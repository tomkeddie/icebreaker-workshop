==> flow/design.v <==
module top (
	input  CLK,
	input BTN_N, BTN1, BTN2, BTN3,
	output LED1, LED2, LED3, LED4, LED5,
	output P1A1, P1A2, P1A3, P1A4, P1A7, P1A8, P1A9, P1A10,
	output P1B1, P1B2, P1B3, P1B4, P1B7, P1B8, P1B9, P1B10
);
	wire [7:0] seven_segment_top;
	wire [7:0] seven_segment_bot;
	assign { P1A10, P1A9, P1A8, P1A7, P1A4, P1A3, P1A2, P1A1 } = seven_segment_top;
	assign { P1B10, P1B9, P1B8, P1B7, P1B4, P1B3, P1B2, P1B1 } = seven_segment_bot;
	reg [15:0] display_value = 0;
	wire [15:0] display_value_inc;
	reg [15:0] lap_value = 0;
	reg [7:0] lap_timeout = 0;
	reg [20:0] clkdiv = 0;
	reg clkdiv_pulse = 0;
	reg running = 0;
	assign LED1 = BTN1 && BTN2;
	assign LED2 = BTN1 && BTN3;
	assign LED3 = BTN2 && BTN3;
	assign LED4 = !BTN_N;
	assign LED5 = !BTN_N || BTN1 || BTN2 || BTN3;
	always @(posedge CLK) begin
		if (clkdiv == 120000) begin
			clkdiv <= 0;
			clkdiv_pulse <= 1;
		end else begin
			clkdiv <= clkdiv + 1;
			clkdiv_pulse <= 0;
		end
		if (lap_timeout) begin
			lap_timeout <= lap_timeout - 1;
		end
		if (clkdiv_pulse && running) begin
			display_value <= display_value_inc;
		end
		if (!BTN_N) begin
			display_value <= 0;
			running <= 0;
		end
		if (BTN3) begin
			running <= 1;
		end
		if (BTN1) begin
			running <= 0;
		end
		if (BTN2) begin
			lap_value <= display_value;
			lap_timeout <= 200;
		end
	end
	bcd16_increment bot_inc (
		.din(display_value),
		.dout(display_value_inc)
	);
	seven_seg_ctrl seven_segment_ctrl_top (
		.CLK(CLK),
		.din(lap_timeout ? lap_value[15:8] : display_value[15:8]),
		.dout(seven_segment_top)
	);
	seven_seg_ctrl seven_segment_ctrl_bot (
		.CLK(CLK),
		.din(lap_timeout ? lap_value[7:0] : display_value[7:0]),
		.dout(seven_segment_bot)
	);
endmodule
module bcd16_increment (
	input [15:0] din,
	output reg [15:0] dout
);
	always @* begin
		case (1'b1)
			din[15:0] == 16'h 9999:
				dout = 0;
			din[11:0] == 12'h 999:
				dout = {din[15:12] + 4'd 1, 12'h 000};
			din[7:0] == 8'h 99:
				dout = {din[15:12], din[11:8] + 4'd 1, 8'h 00};
			din[3:0] == 4'h 9:
				dout = {din[15:8], din[7:4] + 4'd 1, 4'h 0};
			default:
				dout = {din[15:4], din[3:0] + 4'd 1};
		endcase
	end
endmodule
module seven_seg_ctrl (
	input CLK,
	input [7:0] din,
	output reg [7:0] dout
);
	wire [6:0] lsb_digit;
	wire [6:0] msb_digit;
	seven_seg_hex msb_nibble (
		.din(din[7:4]),
		.dout(msb_digit)
	);
	seven_seg_hex lsb_nibble (
		.din(din[3:0]),
		.dout(lsb_digit)
	);
	reg [9:0] clkdiv = 0;
	reg clkdiv_pulse = 0;
	reg msb_not_lsb = 0;
	always @(posedge CLK) begin
		clkdiv <= clkdiv + 1;
		clkdiv_pulse <= &clkdiv;
		msb_not_lsb <= msb_not_lsb ^ clkdiv_pulse;
		if (clkdiv_pulse) begin
			if (msb_not_lsb) begin
				dout[6:0] <= ~msb_digit;
				dout[7] <= 0;
			end else begin
				dout[6:0] <= ~lsb_digit;
				dout[7] <= 1;
			end
		end
	end
endmodule
module seven_seg_hex (
	input [3:0] din,
	output reg [6:0] dout
);
	always @*
		case (din)
			4'h0: dout = 7'b 0111111;
			4'h1: dout = 7'b 0000110;
			4'h2: dout = 7'b 1011011;
			4'h3: dout = 7'b 1001111;
			4'h4: dout = 7'b 1100110;
			4'h5: dout = 7'b 1101101;
			4'h6: dout = 7'b 1111101;
			4'h7: dout = 7'b 0000111;
			4'h8: dout = 7'b 1111111;
			4'h9: dout = 7'b 1101111;
			4'hA: dout = 7'b 1110111;
			4'hB: dout = 7'b 1111100;
			4'hC: dout = 7'b 0111001;
			4'hD: dout = 7'b 1011110;
			4'hE: dout = 7'b 1111001;
			4'hF: dout = 7'b 1110001;
			default: dout = 7'b 1000000;
		endcase
endmodule
# Tool chain data of top
# The steps from the RTL of top to its reports follow in flow order.
# Lines are those of the file above, counted from 1.
# Operators carry their Yosys type and port widths (W data, S select, Z words).
# Cell names lack the library's common part.
# A cell with - has no value.
dict set report design {
  top_module {top}
  clock {CLK}
  library {sky130hd}
  corner {tt_025C_1v80}
}

# Word level
# Yosys after proc, flatten, opt, wreduce and memory -nomap, before mapping. Memory bits, and registers merged into a memory's read port (data or address), are not among the register bits. Print and check cells are not counted. Equal cells are merged and count once.
# Yosys's memory passes give these memory sizes; they may raise the number of words (mostly to a power of two), join words into wider ones and drop unused or constant bits.
dict set report op_classes {
  n_addsub 8
  eq_ne 6
  mux 13
  bitwise 6
  reduce_logical 17
}
# operator count
set op_table {}
lappend op_table {{$mux W16} 3}
lappend op_table {{$not A7 Y7} 4}
lappend op_table {{$mux W8} 3}
lappend op_table {{$add A21 B1 Y21 const B} 1}
lappend op_table {{$eq A21 B17 Y1 const B} 1}
lappend op_table {{$add A10 B1 Y10 const B} 2}
lappend op_table {{$reduce_and A10 Y1} 2}
lappend op_table {{$eq A16 B16 Y1 const B} 1}
lappend op_table {{$add A4 B1 Y4 const B} 4}
lappend op_table {{$mux W7} 2}
lappend op_table {{$eq A12 B12 Y1 const B} 1}
lappend op_table {{$sub A8 B1 Y8 const B} 1}
lappend op_table {{$eq A8 B8 Y1 const B} 1}
lappend op_table {{$reduce_bool A8 Y1} 1}
lappend op_table {{$reduce_and A2 Y1} 3}
lappend op_table {{$mux W1} 5}
lappend op_table {{$logic_and A1 B1 Y1} 4}
lappend op_table {{$eq A4 B4 Y1 const B} 1}
lappend op_table {{$reduce_bool A4 Y1} 1}
lappend op_table {{$logic_or A1 B1 Y1} 3}
lappend op_table {{$reduce_bool A3 Y1} 1}
lappend op_table {{$xor A1 B1 Y1} 2}
lappend op_table {{$ne A2 B1 Y1 const B} 1}
lappend op_table {{$reduce_bool A2 Y1} 1}
lappend op_table {{$logic_not A1 Y1} 1}
dict set report bits {
  ff_bits 103
  mem_bits_ro 448
  n_memories 4
  inputBits 5
  output_inout_bits 21
  wordCells 73
}
# memory size width rd wr line
set memory_table {}
lappend memory_table {{(no name shown)} 16 7 1 0 125} ;# case (din)
lappend memory_table {{(no name shown)} 16 7 1 0 125}
lappend memory_table {{(no name shown)} 16 7 1 0 125}
lappend memory_table {{(no name shown)} 16 7 1 0 125}

# Logic depth
# Depth = most cells in a row (Yosys ltp): at word level without a register or memory, in the mapped netlist without a sequential cell, where the memories' decode and read muxes count.
dict set report depth {
  word_depth 5
  abc_area 0
  ltp_mapped 15
}

# Synthesis result
# Yosys stat after the flow's synthesis: flattened, memories mapped to cells. It holds for the ABC_AREA given above (unset counts as 0); a run with the other value may have another netlist.
# Totals and module areas in this step are rounded.
# type count type_area_um2
set by_type {}
lappend by_type {dfxtp_1 71 1.42E+03}
lappend by_type {edfxtp_1 32 960.922}
lappend by_type {ha_1 37 462.944}
lappend by_type {xnor2_1 29 253.994}
lappend by_type {nor2_1 57 213.955}
lappend by_type {mux2i_1 18 180.173}
lappend by_type {nand2_1 42 157.651}
lappend by_type {xor2_1 18 157.651}
lappend by_type {nand3_1 31 155.149}
lappend by_type {and3_1 22 137.632}
lappend by_type {inv_1 36 135.13}
lappend by_type {a21oi_1 26 130.125}
lappend by_type {o21ai_0 17 85.082}
lappend by_type {nor3_1 15 75.072}
lappend by_type {o31ai_1 10 75.072}
lappend by_type {nor4_1 11 68.816}
lappend by_type {clkbuf_1 17 63.811}
lappend by_type {nand4_1 10 62.56}
# Not listed: further types 56, cells in them 135.
dict set report synth_totals {
  stdcells 634
  synth_area_um2 5900
  sequential_area_um2 2400
  ff_cells 103
  n_buf 29
}
# The figures by module come from a second, unflattened synthesis with its own total; it is not the netlist above.
dict set report hier_totals {
  cells_unflattened 592
  hier_area_um2 5800
}
# Each row is one instance without its submodules.
# mod n_inst cells area_um2 seq_area_um2
set by_module {}
lappend by_module {top 1 285 2600 1400}
lappend by_module {seven_seg_ctrl 2 55 750 480}
lappend by_module {seven_seg_hex 4 33 290 0.0}
lappend by_module {bcd16_increment 1 65 490 0.0}

# Timing after synthesis
# Path of least setup slack by OpenSTA after synthesis, without wires, with an ideal clock, recovery checks aside; 20% of the period is set as input and as output delay. Where synthesis merged equal registers, the netlist keeps one of their names.
dict set report synth_path {
  path_kind {input -> output}
  startpoint {in BTN_N}
  endpoint {out LED5}
  tclk_ps 8040
  in_delay_ps 1608
  t_first_pin_ps 1608
  arrival_time_ps 2399
  t_required_ps 6432
  path_slack_ps 4033
  path_delay_ps 791
  driving_pins 2
  n_path_buf 0
  synth_period_reached_ps 4007
}
# "path_delay_ps" is the arrival time less input delay plus setup time.
# At an output port there is no setup time.
# "driving_pins" counts driving pins, that of a launching flip-flop among them; a cell with two outputs on the path counts twice.
# "synth_period_reached_ps" is the clock period less the worst setup slack; recovery checks do not enter. This is arithmetic on one report: input and output delays are still those of the set period (20% each).
# The rows between start and end are the longest chain of elaborated cells between them; the timing report does not say that the signal goes this way. Where chains are equally long, one stands for them.
# Each line given opens the expression or statement behind the cell; cells for indexed reads and writes are added by Yosys, which also makes memories of some case tables.
dict set report synth_between {
  path_cell_list {clkinv_1 or4_1}
  elab_chain_cells 4
}
# element line
set synth_lines {}
lappend synth_lines {{start: declaration} 3} ;# input BTN_N, BTN1, BTN2, BTN3,
lappend synth_lines {{$logic_not A1 Y1} 23} ;# assign LED5 = !BTN_N || BTN1 || BTN2 || BTN3;
lappend synth_lines {{$logic_or A1 B1 Y1 x3} 23}
lappend synth_lines {{end: declaration} 4} ;# output LED1, LED2, LED3, LED4, LED5,

# Timing after layout
# Path of least setup slack in the final report of run 1 (OpenROAD, finished layout, wires in). Where an end is a register, its clock arrival counts in the times.
# The report prints the path's times to 10 ps; the period is as set.
dict set report layout_path {
  path_kind {register -> register}
  startpoint {reg lap_timeout[0]}
  endpoint {reg seven_segment_ctrl_top.dout[3]}
  tclk_ps 4080
  setup_time_ps 230
  t_first_pin_ps 360
  arrival_time_ps 3380
  t_required_ps 4210
  path_slack_ps 830
  driving_pins 13
  n_path_buf 1
}
# The rows between start and end are the longest chain of elaborated cells between them; the timing report does not say that the signal goes this way. Where chains are equally long, one stands for them.
# A memory read counts as a cell of the chain, while the word-level depth stops at memories.
dict set report layout_between {
  path_cell_list {dfxtp_1 inv_1 ha_1 nor3b_2 nand2_1 buf_12 mux2i_2 inv_1 ha_1 a221oi_1 a31oi_1 o32a_1 and3_1}
  elab_chain_cells 5
}
# element line
set layout_lines {}
lappend layout_lines {{start: declaration} 15} ;# reg [7:0] lap_timeout = 0;
lappend layout_lines {{start: assignment} 33} ;# lap_timeout <= lap_timeout - 1;
lappend layout_lines {{start: assignment} 50} ;# lap_timeout <= 200;
lappend layout_lines {{$reduce_bool A8 Y1} 59} ;# .din(lap_timeout ? lap_value[15:8] : display_value[15:8]),
lappend layout_lines {{$mux W8} 59}
lappend layout_lines {{$mem_v2 Z16 W7} 125} ;# case (din)
lappend layout_lines {{$not A7 Y7} 114} ;# dout[6:0] <= ~lsb_digit;
lappend layout_lines {{$mux W7} 110} ;# if (msb_not_lsb) begin
lappend layout_lines {{end: assignment} 111} ;# dout[6:0] <= ~msb_digit;
lappend layout_lines {{end: assignment} 114}
lappend layout_lines {{end: declaration} 90} ;# output reg [7:0] dout

==> runs of top <==
Stored flow runs of top (2 of them; Yosys, OpenROAD, sky130hd). They differ in their settings and are not a sequence. Constraints: input delay and output delay 20% of the set period each, output load 0.01 pF.
"period_reached_ps" is the run's clock period less its worst setup slack. It is reckoned from that one timing run; input and output delays stay at 20% of the period that was set.
"total_power_uw": no workload was simulated; the value follows from the tool's default switching activity.
Measured values are rounded.

[flow] run 1: files
==> flow/run.sh <==
#!/bin/bash
# the make line also repeats the synthesis and layout settings of config.mk as NAME=value (left out here)
make -C /OpenROAD-flow-scripts/flow DESIGN_CONFIG=/design/flow/config.mk WORK_HOME=/design/flow/orfs CLKGATE_MAP_FILE= finish
==> flow/config.mk <==
export PLATFORM = sky130hd
export DESIGN_NAME = top
export DESIGN_NICKNAME = top
export VERILOG_FILES = /design/flow/design.v
export SDC_FILE = /design/flow/constraint.sdc
export NUM_CORES = 4
export LEC_CHECK = 0
export CAP_MARGIN = 0
export CORE_MARGIN = 2
export CORE_UTILIZATION = 70
export CTS_CLUSTER_DIAMETER = 134
export GPL_ROUTABILITY_DRIVEN = 0
export MAX_ROUTING_LAYER = met4
export SETUP_SLACK_MARGIN = 0.65
export SLEW_MARGIN = 5
==> flow/constraint.sdc <==
create_clock -name core_clock -period 4.08 [get_ports {CLK}]
set_input_delay 0.8160 -clock core_clock [delete_from_list [all_inputs] [get_ports {CLK}]]
set_output_delay 0.8160 -clock core_clock [all_outputs]
set_load 0.01 [all_outputs]

[flow] run 1: metrics
[metrics] yosys.chip_area_um2 = 5900
[metrics] total_die_area_um2 = 9100
[metrics] final_stdcell_area_um2 = 6400
[metrics] finish.utilization_pct = 78
[metrics] final_setup_ws_ps = 830
[metrics] tns_setup_ps = 0
[metrics] hold_ws_ps = 410
[metrics] total_power_uw = 1800
[metrics] period_reached_ps = 3253

[flow] run 2: files
==> flow/run.sh <==
#!/bin/bash
# the make line also repeats the synthesis and layout settings of config.mk as NAME=value (left out here)
make -C /OpenROAD-flow-scripts/flow DESIGN_CONFIG=/design/flow/config.mk WORK_HOME=/design/flow/orfs CLKGATE_MAP_FILE= finish
==> flow/config.mk <==
export PLATFORM = sky130hd
export DESIGN_NAME = top
export DESIGN_NICKNAME = top
export VERILOG_FILES = /design/flow/design.v
export SDC_FILE = /design/flow/constraint.sdc
export NUM_CORES = 4
export LEC_CHECK = 0
export ABC_AREA = 0
export CAP_MARGIN = 20
export CORE_MARGIN = 2
export CORE_UTILIZATION = 42
export CTS_CLUSTER_DIAMETER = 72
export CTS_CLUSTER_SIZE = 57
export GPL_ROUTABILITY_DRIVEN = 1
export HOLD_SLACK_MARGIN = -0.06
export MIN_ROUTING_LAYER = met1
export PLACE_DENSITY = 0.63
export SLEW_MARGIN = 20
==> flow/constraint.sdc <==
create_clock -name core_clock -period 5.45 [get_ports {CLK}]
set_input_delay 1.0900 -clock core_clock [delete_from_list [all_inputs] [get_ports {CLK}]]
set_output_delay 1.0900 -clock core_clock [all_outputs]
set_load 0.01 [all_outputs]

[flow] run 2: metrics
[metrics] yosys.chip_area_um2 = 5900
[metrics] total_die_area_um2 = 15000
[metrics] final_stdcell_area_um2 = 6600
[metrics] finish.utilization_pct = 48
[metrics] final_setup_ws_ps = 1400
[metrics] tns_setup_ps = 0
[metrics] hold_ws_ps = 410
[metrics] total_power_uw = 1500
[metrics] period_reached_ps = 4045
